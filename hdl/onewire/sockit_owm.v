==> flow/design.v <==
module sockit_owm #(
  parameter BDW   =   32,   
  parameter OWN   =    1,   
  parameter OVD_E =    1,   
  parameter CDR_N =   15,   
  parameter CDR_O =    2,   
  parameter BTP_N = "7.5",  
  parameter BTP_O = "1.0",  
  parameter T_RSTH_N = (BTP_N == "7.5") ?  64 : (BTP_N == "5.0") ?  96 : 80,   
  parameter T_RSTL_N = (BTP_N == "7.5") ?  64 : (BTP_N == "5.0") ?  96 : 80,   
  parameter T_RSTP_N = (BTP_N == "7.5") ?  10 : (BTP_N == "5.0") ?  15 : 10,   
  parameter T_DAT0_N = (BTP_N == "7.5") ?   8 : (BTP_N == "5.0") ?  12 : 10,   
  parameter T_DAT1_N = (BTP_N == "7.5") ?   1 : (BTP_N == "5.0") ?   1 :  1,   
  parameter T_BITS_N = (BTP_N == "7.5") ?   2 : (BTP_N == "5.0") ?   3 :  2,   
  parameter T_RCVR_N = (BTP_N == "7.5") ?   1 : (BTP_N == "5.0") ?   1 :  1,   
  parameter T_IDLE_N = (BTP_N == "7.5") ?  64 : (BTP_N == "5.0") ? 104 :  1,   
  parameter T_RSTH_O = (BTP_N == "1.0") ?  48 :  96,   
  parameter T_RSTL_O = (BTP_N == "1.0") ?  48 :  96,   
  parameter T_RSTP_O = (BTP_N == "1.0") ?  10 :  15,   
  parameter T_DAT0_O = (BTP_N == "1.0") ?   6 :  12,   
  parameter T_DAT1_O = (BTP_N == "1.0") ?   1 :   2,   
  parameter T_BITS_O = (BTP_N == "1.0") ?   2 :   3,   
  parameter T_RCVR_O = (BTP_N == "1.0") ?   1 :   2,   
  parameter T_IDLE_O = (BTP_N == "1.0") ?  48 :  96    
)(
  input            clk,
  input            rst,
  input            bus_read,
  input            bus_write,
  input  [BDW-1:0] bus_writedata,
  output [BDW-1:0] bus_readdata,
  output           bus_interrupt,
  output [OWN-1:0] onewire_p,    
  output [OWN-1:0] onewire_e,    
  input  [OWN-1:0] onewire_i     
);
localparam CDW = $clog2(CDR_N);
localparam SDW = $clog2(OWN);
localparam TDW =       (T_RSTH_O+T_RSTL_O) >       (T_RSTH_N+T_RSTL_N)
               ? $clog2(T_RSTH_O+T_RSTL_O) : $clog2(T_RSTH_N+T_RSTL_N);
reg  [CDW-1:0] div;
wire           pls;
reg            owr_trn;   
reg  [TDW-1:0] cnt;       
reg  [SDW-1:0] owr_sel;
reg  [OWN-1:0] owr_pwr;   
reg            owr_ovd;   
reg            owr_rst;   
reg            owr_dtx;   
reg            owr_drx;   
wire           owr_p;     
reg            owr_oen;   
wire           owr_i;     
reg            irq_etx;   
reg            irq_erx;   
reg            irq_stx;   
reg            irq_srx;   
wire [TDW-1:0] t_idl ;    
wire [TDW-1:0] t_rst ;    
wire [TDW-1:0] t_bit ;    
wire [TDW-1:0] t_rstp;    
wire [TDW-1:0] t_rsth;    
wire [TDW-1:0] t_dat0;    
wire [TDW-1:0] t_dat1;    
wire [TDW-1:0] t_bits;    
wire [TDW-1:0] t_zero;    
assign t_idl  = owr_ovd ? T_IDLE_O                       : T_IDLE_N                      ;
assign t_rst  = owr_ovd ? T_RSTL_O + T_RSTH_O            : T_RSTL_N + T_RSTH_N           ;
assign t_bit  = owr_ovd ? T_DAT0_O +          + T_RCVR_N : T_DAT0_N +            T_RCVR_O;
assign t_rstp = owr_ovd ? T_RSTH_O - T_RSTP_O            : T_RSTH_N - T_RSTP_N           ;
assign t_rsth = owr_ovd ? T_RSTH_O                       : T_RSTH_N                      ;
assign t_dat0 = owr_ovd ? T_DAT0_O - T_DAT0_O + T_RCVR_O : T_DAT0_N - T_DAT0_N + T_RCVR_N;
assign t_dat1 = owr_ovd ? T_DAT0_O - T_DAT1_O + T_RCVR_O : T_DAT0_N - T_DAT1_N + T_RCVR_N;
assign t_bits = owr_ovd ? T_DAT0_O - T_BITS_O + T_RCVR_O : T_DAT0_N - T_BITS_N + T_RCVR_N;
assign t_zero = 'd0;
generate if ((CDR_N>1) | (CDR_O>1)) begin : div_implementation
  always @ (posedge clk, posedge rst)
  if (rst)          div <= 'd0;
  else begin
    if (bus_write)  div <= 'd0;
    else            div <= pls ? 'd0 : div + owr_trn;
  end
  assign pls = (div == (owr_ovd ? CDR_O : CDR_N) - 1);
end else begin
  assign pls = 1'b1;
end endgenerate
generate if (OWN>1) begin : sel_readdata
  assign bus_readdata = {{BDW-OWN-16{1'b0}}, owr_pwr, {8-SDW{1'b0}}, owr_sel,
                         irq_erx, irq_etx, irq_srx, irq_stx,
                         owr_i  , owr_ovd, owr_trn, owr_drx};
end else begin
  assign bus_readdata = {irq_erx, irq_etx, irq_srx, irq_stx,
                         owr_i  , owr_ovd, owr_trn, owr_drx};
end endgenerate
generate if (OWN>1) begin : sel_implementation
  always @ (posedge clk, posedge rst)
  if (rst)             owr_sel <= {SDW{1'b0}};
  else if (bus_write)  owr_sel <= bus_writedata[8+:SDW];
  always @ (posedge clk, posedge rst)
  if (rst)             owr_pwr <= {SDW{1'b0}};
  else if (bus_write)  owr_pwr <= bus_writedata[16+:SDW];
end else begin
  always @ (*)         owr_sel <= {SDW{1'b0}}; 
  always @ (posedge clk, posedge rst)
  if (rst)             owr_pwr <= 1'b0;
  else if (bus_write)  owr_pwr <= bus_writedata[3];
end endgenerate
assign bus_interrupt = irq_erx & irq_srx
                     | irq_etx & irq_stx;
always @ (posedge clk, posedge rst)
if (rst)             {irq_erx, irq_etx} <= 2'b00;     
else if (bus_write)  {irq_erx, irq_etx} <= bus_writedata[7:6]; 
always @ (posedge clk, posedge rst)
if (rst)                           irq_stx <= 1'b0;
else begin
  if (bus_write)                   irq_stx <= 1'b0;
  else if (pls & (cnt == t_zero))  irq_stx <= 1'b1;
  else if (bus_read)               irq_stx <= 1'b0;
end
always @ (posedge clk, posedge rst)
if (rst)                     irq_srx <= 1'b0;
else begin
  if (bus_write)             irq_srx <= 1'b0;
  else if (pls) begin
    if      (cnt == t_rstp)  irq_srx <=  owr_rst & ~owr_dtx;   
    else if (cnt == t_bits)  irq_srx <= ~owr_rst &  owr_dtx;   
  end else if (bus_read)     irq_srx <= 1'b0;
end
generate if (OVD_E) begin : ctrl_writedata
  always @ (posedge clk, posedge rst)
  if (rst)             {owr_ovd, owr_rst, owr_dtx} <= 3'b000;     
  else if (bus_write)  {owr_ovd, owr_rst, owr_dtx} <= bus_writedata[2:0]; 
end else begin
  always @ (posedge clk, posedge rst)
  if (rst)             {owr_ovd, owr_rst, owr_dtx} <= 3'b000;     
  else if (bus_write)  {         owr_rst, owr_dtx} <= bus_writedata[1:0]; 
end endgenerate
always @ (posedge clk, posedge rst)
if (rst)                           owr_trn <= 1'b0;
else begin
  if (bus_write)                   owr_trn <= ~&bus_writedata[2:0];
  else if (pls & (cnt == t_zero))  owr_trn <= 1'b0;
end
always @ (posedge clk, posedge rst)
if (rst)          cnt <= 0;
else begin
  if (bus_write)  cnt <= (&bus_writedata[1:0] ? t_idl : bus_writedata[1] ? t_rst : t_bit) - 'd1;
  else if (pls)   cnt <= cnt - 'd1;
end
always @ (posedge clk)
if (pls) begin
  if      ( owr_rst & (cnt == t_rstp))  owr_drx <= owr_i;   
  else if (~owr_rst & (cnt == t_bits))  owr_drx <= owr_i;   
end
always @ (posedge clk, posedge rst)
if (rst)                                owr_oen <= 1'b0;
else begin
  if (bus_write)                        owr_oen <= ~&bus_writedata[1:0];
  else if (pls) begin
    if      (owr_rst & (cnt == t_rsth)) owr_oen <= 1'b0;   
    else if (owr_dtx & (cnt == t_dat1)) owr_oen <= 1'b0;   
    else if (          (cnt == t_dat0)) owr_oen <= 1'b0;   
  end
end
assign onewire_e = owr_oen << owr_sel;
assign onewire_p = owr_pwr;
assign owr_i = onewire_i [owr_sel];
assign owr_p = onewire_p [owr_sel];
endmodule
Reports on sockit_owm
What the tools print for sockit_owm, step after step. Line numbers count from 1 in the design file above. Operators: Yosys type, input widths -> output width; for muxes data width and select width s. The mark -- stands for no value.

Top module: sockit_owm. Clock input: clk. Standard-cell library: sky130hd. Timing corner: tt_025C_1v80.

Word level
Counts by Yosys on the flattened word-level netlist (proc, flatten, opt, wreduce; memories kept). Register bits leave out memories and registers merged into their read ports (data or address). Print and check cells are left out. Cells with the same type and inputs are merged into one.

The figure for muxes and demuxes is 30. The figure for div/mod/pow operators is 0. Add/sub/neg operators: 4. The entry for eq/ne operators reads 7. The figure for bitwise operators is 12. The entry for order comparisons reads 0. For shift-type cells the number is 0. The entry for multipliers reads 0. The entry for reductions and logical operators reads 14.

Operator list (count): $eq 4x32->1 (1); $mux 8 (4); $sub 8x1->8 const B (2); $eq 8x4->1 (2); $eq 8x7->1 (2); $mux 1 (16); $mux 4 (4); $mux 7 (2); $and 1x1->1 (9); $reduce_and 2->1 (4); $eq 8x2->1 (1); $logic_not 8->1 (1); $reduce_bool 2->1 (3); $reduce_bool 3->1 (2); $mux 6 (1); $mux 3 (2); $sub 4x1->5 const B (1); $add 4x1->4 (1); $ne 4x4->1 const B (1); $reduce_bool 4->1 (1); $reduce_and 3->1 (1); $not 1->1 (2); $logic_not 1->1 (2); $mux 2 (1); $or 1x1->1 (1).

Under memory bits (read-only) stands 0. The entry for output and inout bits reads 35. Memories kept: 0. The entry for memory bits (writable) reads 0. The entry for bits of input ports reads 37. The figure for clocked read ports x word width is 0. Bits in latches: 0. Under word-level cells stands 80. The figure for bits in registers is 23.

Longest topological paths
Longest topological path by Yosys (ltp), each cell counted once; first at word level (registers and memories cut), then after technology mapping (sequential cells cut; the memories' decode and read muxes count).

Under word-level depth stands 7. ABC_AREA: 0. The figure for mapped depth is 10. The entry for depth with buffers taken out reads 8.

Mapped cells and area
The flow's flattened synthesis, as Yosys stat reports it; memories are mapped. The netlist is that of the ABC_AREA named above (0 if unset); the other value can give another one.

Mapped cells: 174. The figure for flip-flop cells is 23. The figure for buffers is 43. The figure for chip area (Yosys) is 1737.9 um^2. The figure for sequential part of the area is 580.6 um^2.

Cell types: sky130_fd_sc_hd__dfrtp_1 (count 22, area in all 550.528 um^2); sky130_fd_sc_hd__buf_4 (count 33, area in all 247.738 um^2); sky130_fd_sc_hd__mux2_2 (count 7, area in all 78.826 um^2); sky130_fd_sc_hd__xnor2_1 (count 8, area in all 70.067 um^2); sky130_fd_sc_hd__buf_6 (count 5, area in all 56.304 um^2); sky130_fd_sc_hd__mux2i_1 (count 5, area in all 50.048 um^2); sky130_fd_sc_hd__a21oi_1 (count 8, area in all 40.038 um^2); sky130_fd_sc_hd__ha_1 (count 3, area in all 37.536 um^2); sky130_fd_sc_hd__nor2_1 (count 10, area in all 37.536 um^2); sky130_fd_sc_hd__edfxtp_1 (count 1, area in all 30.029 um^2); sky130_fd_sc_hd__nand2_1 (count 8, area in all 30.029 um^2); sky130_fd_sc_hd__clkbuf_8 (count 2, area in all 27.526 um^2); sky130_fd_sc_hd__xor2_1 (count 3, area in all 26.275 um^2); sky130_fd_sc_hd__nor2b_1 (count 4, area in all 25.024 um^2); sky130_fd_sc_hd__nor3_1 (count 5, area in all 25.024 um^2); sky130_fd_sc_hd__nor4b_4 (count 1, area in all 23.773 um^2); sky130_fd_sc_hd__mux2i_4 (count 1, area in all 22.522 um^2); sky130_fd_sc_hd__or4_4 (count 2, area in all 22.522 um^2).

Other cell types: 33; their cells: 46.

Timing after synthesis
Source: OpenSTA report_checks on the synthesized netlist (no wires, ideal clock, input and output delay 20% of the period each), path of least setup slack; recovery checks are left aside. Register names are those of the netlist, which keeps one name where synthesis merged equal registers.

Kind: input port to flip-flop. Start: input port bus_write. End: register cnt[6]. Under input delay stands 0.442 ns. The figure for buffers on the path is 2. Period: 2.21 ns. The figure for launch time at the first pin is 0.442 ns. For data required time the number is 2.077 ns. Under data arrival time stands 1.834 ns. Setup time: 0.133 ns. For path delay the number is 1.525 ns. The figure for stages is 10. The entry for path slack reads 0.243 ns. The entry for synthesis period reached reads 1.967 ns.

"path delay" is the arrival time less input delay plus setup time. "stages" counts driving pins, that of a launching flip-flop among them; a cell with two outputs on the path counts twice. "synthesis period reached" = period - worst setup slack (recovery checks aside). The figure is calculated, with input and output delays left at 20% of the set period. The rows between start and end are the longest chain of elaborated cells between them; the timing report does not say that the signal goes this way. Where chains are equally long, one stands for them. Each line given opens the expression or statement behind the cell; cells for indexed reads and writes are added by Yosys, which also makes memories of some case tables. A register here has more assigning lines than the two given.

Path through: sky130_fd_sc_hd__buf_6 -> sky130_fd_sc_hd__inv_1 -> sky130_fd_sc_hd__clkbuf_1 -> sky130_fd_sc_hd__nor3_1 -> sky130_fd_sc_hd__a21oi_1 -> sky130_fd_sc_hd__ha_1 -> sky130_fd_sc_hd__nand3_1 -> sky130_fd_sc_hd__a211oi_2 -> sky130_fd_sc_hd__xnor2_1 -> sky130_fd_sc_hd__mux2i_1. The entry for cells in the longest elaborated chain reads 1. Elaborated cells between the ends (all ways): 2. The figure for RTL lines with such cells is 1. Those cells by class: mux: 1; reduce/logical: 1.

Ends and longest elaborated chain, after synthesis: start, declared (RTL line 29) `input            bus_write,`; $mux 8 (RTL line 147) `if (bus_write)  cnt <= (&bus_writedata[1:0] ? t_idl : bus_writedata[1] ? t_rst : t_bit) - 'd1;`; end, assigned (RTL line 147); end, assigned (RTL line 148) `else if (pls)   cnt <= cnt - 'd1;`; end, declared (RTL line 44) `reg  [TDW-1:0] cnt;`.

Timing after layout
Path of least setup slack in the final report of flow run A (OpenROAD, finished layout, wires in). Where an end is a register, its clock arrival counts in the times.

Kind: input port to flip-flop. Start: input port bus_write. End: register cnt[6]. The figure for stages is 8. For data required time the number is 3.09 ns. Under input delay stands 0.59 ns. Period: 2.94 ns. Under data arrival time stands 2.53 ns. The figure for launch time at the first pin is 0.59 ns. Setup time: 0.12 ns. The entry for path slack reads 0.55 ns. The figure for buffers on the path is 1.

The rows between start and end are the longest chain of elaborated cells between them; the timing report does not say that the signal goes this way. Where chains are equally long, one stands for them. A register here has more assigning lines than the two given.

Path through: sky130_fd_sc_hd__clkdlybuf4s50_1 -> sky130_fd_sc_hd__inv_1 -> sky130_fd_sc_hd__a21boi_0 -> sky130_fd_sc_hd__ha_1 -> sky130_fd_sc_hd__nand3_1 -> sky130_fd_sc_hd__a211oi_2 -> sky130_fd_sc_hd__xnor2_1 -> sky130_fd_sc_hd__mux2i_1. The entry for cells in the longest elaborated chain reads 1. Elaborated cells between the ends (all ways): 2. The figure for RTL lines with such cells is 1. Those cells by class: mux: 1; reduce/logical: 1.

Ends and longest elaborated chain, after layout: start, declared (RTL line 29) `input            bus_write,`; $mux 8 (RTL line 147) `if (bus_write)  cnt <= (&bus_writedata[1:0] ? t_idl : bus_writedata[1] ? t_rst : t_bit) - 'd1;`; end, assigned (RTL line 147); end, assigned (RTL line 148) `else if (pls)   cnt <= cnt - 'd1;`; end, declared (RTL line 44) `reg  [TDW-1:0] cnt;`.

Measured results for sockit_owm: 2 stored runs of the Yosys and OpenROAD flow on sky130hd. The settings differ; the order carries no meaning. The constraints put input and output delay at 20% of the set period each and load the outputs with 0.01 pF. "reached clock period" is the run's clock period less its worst setup slack. It is reckoned from that one timing run; input and output delays stay at 20% of the period that was set. By "worst setup path time" is meant the share of the clock period that the worst setup path is allowed (20% is reserved at inputs, 20% at outputs), minus its slack. Clock arrival times at its registers enter into it. "power" rests on the timing tool's default activity at the inputs, not on a simulated workload.

Files of flow run A:
==> flow/run.sh <==
#!/bin/bash
# the make line also repeats the synthesis and layout settings of config.mk as NAME=value (left out here)
make -C /OpenROAD-flow-scripts/flow DESIGN_CONFIG=/design/flow/config.mk WORK_HOME=/design/flow/orfs CLKGATE_MAP_FILE= finish
==> flow/config.mk <==
export PLATFORM = sky130hd
export DESIGN_NAME = sockit_owm
export DESIGN_NICKNAME = sockit_owm
export VERILOG_FILES = /design/flow/design.v
export SDC_FILE = /design/flow/constraint.sdc
export NUM_CORES = 4
export LEC_CHECK = 0
export CAP_MARGIN = 20
export CORE_MARGIN = 2
export CORE_UTILIZATION = 40
export SLEW_MARGIN = 20
==> flow/constraint.sdc <==
create_clock -name core_clock -period 2.94 [get_ports {clk}]
set_input_delay 0.5880 -clock core_clock [delete_from_list [all_inputs] [get_ports {clk}]]
set_output_delay 0.5880 -clock core_clock [all_outputs]
set_load 0.01 [all_outputs]

Results of flow run A. The reached clock period comes to 2.388 ns. The power is 0.8750 mW. The post-layout utilization stands at 44.5 %. The total die area reads 4888.1 um^2. The worst setup path time reads 1.80 ns. Kind of the worst setup path: input port to flip-flop. The post-route worst hold slack comes to 0.511 ns. The measured lowest setup slack is 0.552 ns. The standard-cell area of the final layout reads 1818.0 um^2. The measured post-synthesis cell area is 1737.9 um^2. The measured total negative setup slack is 0.000 ns.

Files of flow run B:
==> flow/run.sh <==
#!/bin/bash
# the make line also repeats the synthesis and layout settings of config.mk as NAME=value (left out here)
make -C /OpenROAD-flow-scripts/flow DESIGN_CONFIG=/design/flow/config.mk WORK_HOME=/design/flow/orfs CLKGATE_MAP_FILE= finish
==> flow/config.mk <==
export PLATFORM = sky130hd
export DESIGN_NAME = sockit_owm
export DESIGN_NICKNAME = sockit_owm
export VERILOG_FILES = /design/flow/design.v
export SDC_FILE = /design/flow/constraint.sdc
export NUM_CORES = 4
export LEC_CHECK = 0
export CAP_MARGIN = 20
export CELL_PAD_IN_SITES_DETAIL_PLACEMENT = 2
export CELL_PAD_IN_SITES_GLOBAL_PLACEMENT = 2
export CORE_MARGIN = 8
export CORE_UTILIZATION = 37
export GPL_ROUTABILITY_DRIVEN = 1
export PLACE_DENSITY_LB_ADDON = 0.27
export SLEW_MARGIN = 10
export TNS_END_PERCENT = 15
==> flow/constraint.sdc <==
create_clock -name core_clock -period 3.02 [get_ports {clk}]
set_input_delay 0.6040 -clock core_clock [delete_from_list [all_inputs] [get_ports {clk}]]
set_output_delay 0.6040 -clock core_clock [all_outputs]
set_load 0.01 [all_outputs]

Results of flow run B. The reached clock period comes to 2.396 ns. The power is 0.8661 mW. The post-layout utilization stands at 39.4 %. The total die area reads 7146.2 um^2. The worst setup path time reads 1.79 ns. Kind of the worst setup path: input port to flip-flop. The post-route worst hold slack comes to 0.527 ns. The measured lowest setup slack is 0.624 ns. The standard-cell area of the final layout reads 1821.8 um^2. The measured post-synthesis cell area is 1737.9 um^2. The measured total negative setup slack is 0.000 ns.
